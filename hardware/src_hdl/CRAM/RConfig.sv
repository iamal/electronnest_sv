==> flow/design.v <==
package pkg_extend_index;
	parameter int WIDTH_INDEX					= 8;
	parameter int ExtdConfig					= 0;
	parameter int WIDTH_ICTRL					= 3;
	typedef enum logic [3:0] {
		MFA_INIT			= 4'h0,
		MFA_STOREREQ		= 4'h1,
		MFA_ATTRIBST		= 4'h2,
		MFA_SNOOPCFG		= 4'h3,
		MFA_ATTRIBDAT		= 4'h4,
		MFA_SHAREDDAT		= 4'h5,
		MFA_STORE			= 4'h6,
		MFA_ENDSTORE		= 4'h7,
		MFA_SETHEADST		= 4'h8,
		MFA_SETATTRIBST		= 4'h9,
		MFA_SETCFGST		= 4'ha,
		MFA_SETHEADLD		= 4'hb,
		MFA_SETATTRIBLD		= 4'hc,
		MFA_SETCFGLD		= 4'hd,
		MFA_RESTORE			= 4'he,
		MFA_TERM			= 4'hf
	} fsm_mfa;
	typedef enum logic [3:0] {
		MFA_CFG_INIT		= 4'h0,
		MFA_CFG_GET_R		= 4'h1,
		MFA_CFG_DUMMY		= 4'h2,
		MFA_CFG_GET_L		= 4'h3,
		MFA_CFG_GET_S		= 4'h4,
		MFA_CFG_GET_B		= 4'h5,
		MFA_CFG_WAIT		= 4'h6,
		MFA_CFG_READ_S		= 4'h7,
		MFA_CFG_READ_L		= 4'h8
	} fsm_cfg_gen;
	typedef enum logic [1:0] {
		SKIP_INIT			= 2'b00,
		SKIP_LTA			= 2'b01,
		SKIP_LTB			= 2'b10,
		SKIP_EQ				= 2'b11
	} fsm_skip;
	typedef enum logic [1:0] {
		SKIP_IINIT			= 2'b00,
		SKIP_NZRO			= 2'b01,
		SKIP_ZERO			= 2'b10,
		SKIP_RUN			= 2'b11
	} fsm_skip_init;
	typedef enum logic [1:0] {
		SKIP_NOP			= 2'b00,
		SKIP_RFTk			= 2'b01,
		SKIP_FFTk			= 2'b10,
		SKIP_POSE			= 2'b11
	} fsm_skip_ctl;
endpackage
package pkg_link;
	typedef enum logic [2:0] {
		iD_INIT_IN			= 3'b000,
		rEAD_MY_ID_IN		= 3'b001,
		rEAD_T_ID_IN		= 3'b010,
		rEAD_F_ID_IN		= 3'b011,
		oUT_FIFO2_IN		= 3'b100,
		oUT_FIFO1_IN		= 3'b101,
		oUT_FIFO0_IN		= 3'b110,
		dEFAULT_IN			= 3'b111
	} fsm_link_in;
	typedef enum logic [1:0] {
		wRITE_My_ID			= 2'h0,
		wRITE_T_ID			= 2'h1,
		wRITE_F_ID			= 2'h2
	} fsm_link_in_id;
	typedef enum logic [2:0] {
		iD_INIT_OUT			= 3'h0,
		rEAD_ID_OUT			= 3'h1,
		rEAD_ATTRIB_OUT		= 3'h2,
		rEAD_ROUTE_OUT		= 3'h3,
		oUTPUT_BODY_OUT		= 3'h4
	} fsm_link_out;
	typedef enum logic [1:0] {
		rEAD_FIFO2_OUT		= 2'h0,
		rEAD_FIFO1_OUT		= 2'h1,
		rEAD_FIFO0_OUT		= 2'h2
	} fsm_link_out_id;
	typedef enum logic [2:0] {
		lINKFORNTEND_INIT	= 3'h0,
		lINKFRONTEND_ST_ID	= 3'h1,
		lINKFRONTEND_SEND_ID= 3'h2,
		lINKFRONTEND_RUN	= 3'h3,
		lINKFRONTEND_TERM	= 3'h4
	} fsm_link_out_frontend;
	typedef enum logic [1:0] {
		lINKBACKEND_INIT	= 2'h0,
		lINKBACKEND_SEND_ID	= 2'h1,
		lINKBACKEND_RUN		= 2'h2
	} fsm_link_out_backend;
endpackage
package pkg_mem;
	parameter int SIZE_CRAM			= 256;
	parameter int WIDTH_ADDR		= $clog2(SIZE_CRAM);
	parameter int DEPTH_FIFO_LD		= 8;
	parameter int DEPTH_FIFO_LDST	= 8;
	typedef enum logic [3:0] {
		lD_FRONTEND_INIT	= 4'h0,
		lD_FRONTEND_ID		= 4'h1,
		lD_FRONTEND_ATTRIB	= 4'h2,
		lD_FRONTEND_RCFG	= 4'h3,
		lD_FRONTEND_LENGTH	= 4'h4,
		lD_FRONTEND_STRIDE	= 4'h5,
		lD_FRONTEND_BASE	= 4'h6,
		lD_FRONTEND_MyID	= 4'h7,
		lD_FRONTEND_ID_T	= 4'h8,
		lD_FRONTEND_ID_F	= 4'h9,
		lD_FRONTEND_BYPASS	= 4'ha,
		lD_FRONTEND_LOAD	= 4'hb,
		lD_FRONTEND_IACCESS	= 4'hc,
		lD_FRONTEND_IEND	= 4'hd
	} fsm_ldfe;
	typedef enum logic [3:0] {
		lD_BACKEND_INIT		= 4'h0,
		lD_BACKEND_ID		= 4'h1,
		lD_BACKEND_ATTRIB	= 4'h2,
		lD_BACKEND_SHARED	= 4'h3,
		lD_BACKEND_FIRST_LD	= 4'h4,
		lD_BACKEND_LOAD		= 4'h5,
		lD_BACKEND_CHK_ID	= 4'h6,
		lD_BACKEND_RENAME	= 4'h7,
		lD_BACKEND_END_TEST = 4'h8
	} fsm_ldbe;
	typedef enum logic [2:0] {
		lD_BLOCK_INIT		= 3'h0,
		lD_BLOCK_MYID		= 3'h1,
		lD_BLOCK_ID			= 3'h2,
		lD_BLOCK_ATTRIB		= 3'h3,
		lD_BLOCK_BLOCK		= 3'h4,
		lD_BLOCK_TAIL		= 3'h5
	} fsm_ldbe_block;
	typedef enum logic [3:0] {
		lD_LOAD_INIT		= 4'h0,
		lD_LOAD_SET_RCFG	= 4'h1,
		lD_LOAD_SET_ATTRIB	= 4'h2,
		lD_LOAD_LOAD		= 4'h3,
		lD_LOAD_TAIL		= 4'h4,
		lD_LOAD_END			= 4'h5
	} fsm_ldbe_load;
	typedef enum logic [4:0] {
		lOAD_INIT_LD		= 5'h00,
		lOAD_TAG_LD			= 5'h01,
		lOAD_DST_LD			= 5'h02,
		lOAD_SET_ROUTE_X_LD	= 5'h03,
		sEND_RATTRIB_X_LD	= 5'h04,
		sEND_ROUTE_X_LD		= 5'h05,
		lOAD_SET_ROUTE_Y_LD	= 5'h06,
		sEND_RATTRIB_Y_LD	= 5'h07,
		sEND_ROUTE_Y_LD		= 5'h08,
		sEND_ATTRIB_R_LD	= 5'h09,
		sEND_ROUTE_R_LD		= 5'h0a,
		sEND_ATTRIB_A_LD	= 5'h0b,
		sEND_ROUTE_A_LD		= 5'h0c,
		sEND_RCONFIG_LD		= 5'h0d,
		sEND_RCATTRIB_X_LD	= 5'h0e,
		sEND_RCROUTE_X_LD	= 5'h0f,
		sEND_RCATTRIB_Y_LD	= 5'h10,
		sEND_RCROUTE_Y_LD	= 5'h11,
		sEND_RETARGET_LD	= 5'h12,
		sEND_ATTRIB_C_LD	= 5'h13,
		sEND_ROUTE_C_LD		= 5'h14
	} fsm_indirect;
	typedef enum logic [2:0] {
		iNIT_CTRL_ST		= 3'h0,
		gET_ATTRIB_ST		= 3'h1,
		gET_CONFIG_ST		= 3'h2,
		gET_ATTRIB2_ST		= 3'h3,
		rEADY_ST			= 3'h4,
		aCTIVE_ST			= 3'h5
	} fsm_stcore;
	typedef enum logic [1:0] {
		iNIT_ST_ID			= 2'h0,
		sT_T_ID				= 2'h1,
		sT_F_ID				= 2'h2
	} fsm_storeids;
	typedef enum logic [2:0] {
		iNIT_CONFIG_ST		= 3'h0,
		sET_CONFIG_ST		= 3'h1,
		sET_LENGTH_ST		= 3'h2,
		sET_STRIDE_ST		= 3'h3,
		sET_BASE_ST			= 3'h4
	} fsm_config_st;
endpackage
module RConfigData #(
	parameter int WIDTH_DATA		= 32
)(
	input							clock,
	input							reset,
	input							I_We,							 
	input 							I_Clr,                           
	input	[WIDTH_DATA-1:0]		I_Data,							 
	output	[WIDTH_DATA-1:0]		O_RConfig,						 
	output	[WIDTH_DATA-1:0]		O_Length,						 
	output	[WIDTH_DATA-1:0]		O_Stride,						 
	output	[WIDTH_DATA-1:0]		O_Base,							 
	output	logic					O_End_RConfig					 
);
	logic	[2:0]				R_Cnt;
	logic	[WIDTH_DATA-1:0]	R_Data	[3:0];
	assign O_RConfig		= R_Data[0];
	assign O_Length			= R_Data[1];
	assign O_Stride			= R_Data[2];
	assign O_Base			= R_Data[3];
	assign O_End_RConfig	= R_Cnt == 3'h4;
	always_ff @( posedge clock ) begin
		if ( reset ) begin
			R_Cnt		<= '0;
		end
		else if ( I_Clr | ( R_Cnt == 3'h4 )) begin
			R_Cnt		<= '0;
		end
		else if ( I_We ) begin
			R_Cnt		<= R_Cnt + 1'b1;
		end
	end
	always_ff @( posedge clock or posedge reset ) begin
		if ( reset ) begin
			for ( int i=0; i<4; ++i ) begin
				R_Data[ i ]		<= '0;
			end
		end
		else if ( I_We ) begin
			R_Data[ R_Cnt ]	<= I_Data;
		end
	end
endmodule
## From RTL to reports: RConfigData

The steps from the RTL of RConfigData to its reports follow in flow order.
Line numbers count from 1 in the design file above.
Library cell names are shortened.
The mark - stands for no value.

| set-up | value |
|---|---|
| top | RConfigData |
| clock input | clock |
| cell library | sky130hd |
| library corner | tt_025C_1v80 |

## Word level

Yosys after proc, flatten, opt, wreduce and memory -nomap, before mapping. Enables and synchronous resets that opt folds into registers are not counted as muxes. Print and check cells are not counted. Equal cells are merged and count once.

| cells by class | value |
|---|---|
| equal/unequal tests | 4 |
| bitwise operators | 1 |
| reduce/logical cells | 6 |
| $add $sub $neg | 1 |

Operators with widths:

| operator | number |
|---|---|
| AND reduction 2 bit | 4 |
| == test 2 bit (second input constant) | 2 |
| adder 3 x 1 -> 3 bit (second input constant) | 1 |
| == test 3 bit (second input constant) | 1 |
| == test 2 x 1 -> 1 bit (second input constant) | 1 |
| zero test 2 bit | 1 |
| OR reduction 2 bit | 1 |
| OR 1 bit | 1 |

| storage and ports | value |
|---|---|
| bits of input ports | 36 |
| register bits after elaboration | 131 |
| output and inout bits | 129 |

## Depth

Longest topological path by Yosys (ltp), each cell counted once; first at word level (registers and memories cut), then after technology mapping (sequential cells cut; the memories' decode and read muxes count).

| depth | value |
|---|---|
| depth in word-level cells | 3 |
| ABC_AREA | 0 |
| gate-level depth with buffers | 5 |
| depth with buffers taken out | 4 |

## Synthesis result

Source: synth_stat.txt of the flow (Yosys; design flattened, memories mapped). It holds for the ABC_AREA given above (unset counts as 0); a run with the other value may have another netlist.
The area totals of this step are shown rounded.

| mapped netlist | value |
|---|---|
| cells in the netlist | 292 |
| sequential area | 3260 um2 |
| flip-flop cells | 131 |
| synthesis area | 5620 um2 |

Cell types:

| cell type | number |
|---|---|
| dfrtp_1 | 128 |
| mux2_4 | 120 |
| buf_12 | 13 |
| mux2_2 | 8 |
| nand2_8 | 4 |
| dfxtp_1 | 3 |
| ha_1 | 4 |
| inv_1 | 3 |
| a21bo_2 | 1 |
| mux2i_1 | 1 |
| a211o_1 | 1 |
| xnor2_1 | 1 |
| nand3b_1 | 1 |
| nor2_1 | 2 |
| and2_1 | 1 |
| a21oi_1 | 1 |

## Path before layout

OpenSTA on the mapped netlist: ideal clock, no wires. The path of least setup slack (recovery checks aside). Input and output delay are each 20% of the period. Register names are those of the netlist, which keeps one name where synthesis merged equal registers.

| path after synthesis | value |
|---|---|
| kind | register -> register |
| start point | register R_Cnt[0] |
| end point | register R_Data[0][0] |
| buffers on the path | 1 |
| launch time at the first pin | 0.000 ns |
| arrival | 1.254 ns |
| data required time | 1.645 ns |
| driving pins on the path | 6 |
| path delay | 1.379 ns |
| path slack | 0.391 ns |
| period | 1.77 ns |
| synthesis period reached | 1.379 ns |

"path delay" is the arrival time less input delay plus setup time.
"driving pins on the path": output pins that drive a net of the path, with the launching flip-flop's if there is one; two outputs of one cell count as two.
"synthesis period reached" = period - worst setup slack (recovery checks aside). The figure is calculated, with input and output delays left at 20% of the set period.
The rows between start and end are the longest chain of elaborated cells between them; the timing report does not say that the signal goes this way. Where chains are equally long, one stands for them.
Each line given opens the expression or statement behind the cell; cells for indexed reads and writes are added by Yosys, which also makes memories of some case tables.
At most two assigning lines are given for a register; there are more.

| between the ends, after synthesis | value |
|---|---|
| path through | dfxtp_1 > inv_1 > ha_1 > nand2_8 > buf_12 > mux2_4 |
| cells in the longest elaborated chain | 2 |

Ends and longest elaborated chain, after synthesis:

| item | line | RTL |
|---|---|---|
| start, declared | 200 | `logic [2:0] R_Cnt;` |
| start, assigned | 209 | `R_Cnt <= '0;` |
| start, assigned | 215 | `R_Cnt <= R_Cnt + 1'b1;` |
| zero test 2 bit | 225 | `R_Data[ R_Cnt ] <= I_Data;` |
| AND reduction 2 bit | - |  |
| end, assigned | 221 | `R_Data[ i ] <= '0;` |
| end, assigned | 225 |  |
| end, declared | 201 | `logic [WIDTH_DATA-1:0] R_Data [3:0];` |

## Worst path after layout

Path of least setup slack in the final report of flow run A (OpenROAD, finished layout, wires in). Where an end is a register, its clock arrival counts in the times.

| path post-layout | value |
|---|---|
| kind | register -> output |
| start point | register R_Cnt[0] |
| end point | output O_End_RConfig |
| buffers on the path | 1 |
| output delay | 0.54 ns |
| driving pins on the path | 5 |
| arrival | 1.86 ns |
| path slack | 0.28 ns |
| period | 2.68 ns |
| data required time | 2.14 ns |
| launch time at the first pin | 0.41 ns |

The rows between start and end are the longest chain of elaborated cells between them; the timing report does not say that the signal goes this way. Where chains are equally long, one stands for them.
At most two assigning lines are given for a register; there are more.

| between the ends, post-layout | value |
|---|---|
| path through | dfxtp_1 > inv_1 > ha_1 > and2_1 > clkdlybuf4s50_1 |
| cells in the longest elaborated chain | 1 |

Ends and longest elaborated chain, post-layout:

| item | line | RTL |
|---|---|---|
| start, declared | 200 | `logic [2:0] R_Cnt;` |
| start, assigned | 209 | `R_Cnt <= '0;` |
| start, assigned | 215 | `R_Cnt <= R_Cnt + 1'b1;` |
| == test 3 bit | 206 | `assign O_End_RConfig = R_Cnt == 3'h4;` |
| end, declared | 198 | `output logic O_End_RConfig` |

Subject: flow runs of RConfigData

Hi,

Measured results for RConfigData: 2 stored runs of the Yosys and OpenROAD flow on sky130hd. The settings differ; the order carries no meaning. The constraints put input and output delay at 20% of the set period each and load the outputs with 0.01 pF.
By "reached clock period" is meant the clock period of the run minus its worst setup slack. This is arithmetic on one report: input and output delays are still those of the set period (20% each).
"worst path time" = time allowed to the worst setup path (clock period - input delay - output delay, where it has them) - its slack; a late launch clock adds to it, a late capture clock takes from it.
"overall power" rests on the timing tool's default activity at the inputs, not on a simulated workload.
The results are shown rounded.
Among the settings, n/a means not set for that run.
A result given as n/a is not shown for that run.

| setting or result | flow run A | flow run B |
|---|---|---|
| period_ns | 2.68 | 1.4 |
| CAP_MARGIN | 20 | 40 |
| CORE_MARGIN | 2 | 2 |
| CORE_UTILIZATION | 40 | 53 |
| SLEW_MARGIN | 20 | 35 |
| SETUP_SLACK_MARGIN | n/a | -0.1 |
| PLACE_DENSITY_LB_ADDON | n/a | 0.07 |
| CELL_PAD_IN_SITES_DETAIL_PLACEMENT | n/a | 1 |
| GPL_TIMING_DRIVEN | n/a | 1 |
| CTS_CLUSTER_DIAMETER | n/a | 260 |
| MIN_ROUTING_LAYER | n/a | met2 |
| MAX_ROUTING_LAYER | n/a | met4 |
| chip area in the Yosys report (um2) | 5620 | n/a |
| worst path time (ns) | 1.86 | n/a |
| worst setup path type | register -> output | n/a |
| overall power (mW) | 6.00 | n/a |
| standard-cell area of the final layout (um2) | 7800 | n/a |
| overall die area (um2) | 15000 | n/a |
| reached clock period (ns) | 2.398 | n/a |
| post-route worst hold slack (ns) | 0.506 | n/a |
| lowest setup slack (ns) | 0.282 | n/a |
| utilization after layout | 0.564 | n/a |
| setup TNS (ns) | 0.000 | n/a |

Flow run B: incomplete, clock tree synthesis halted on DPL-0033

Regards
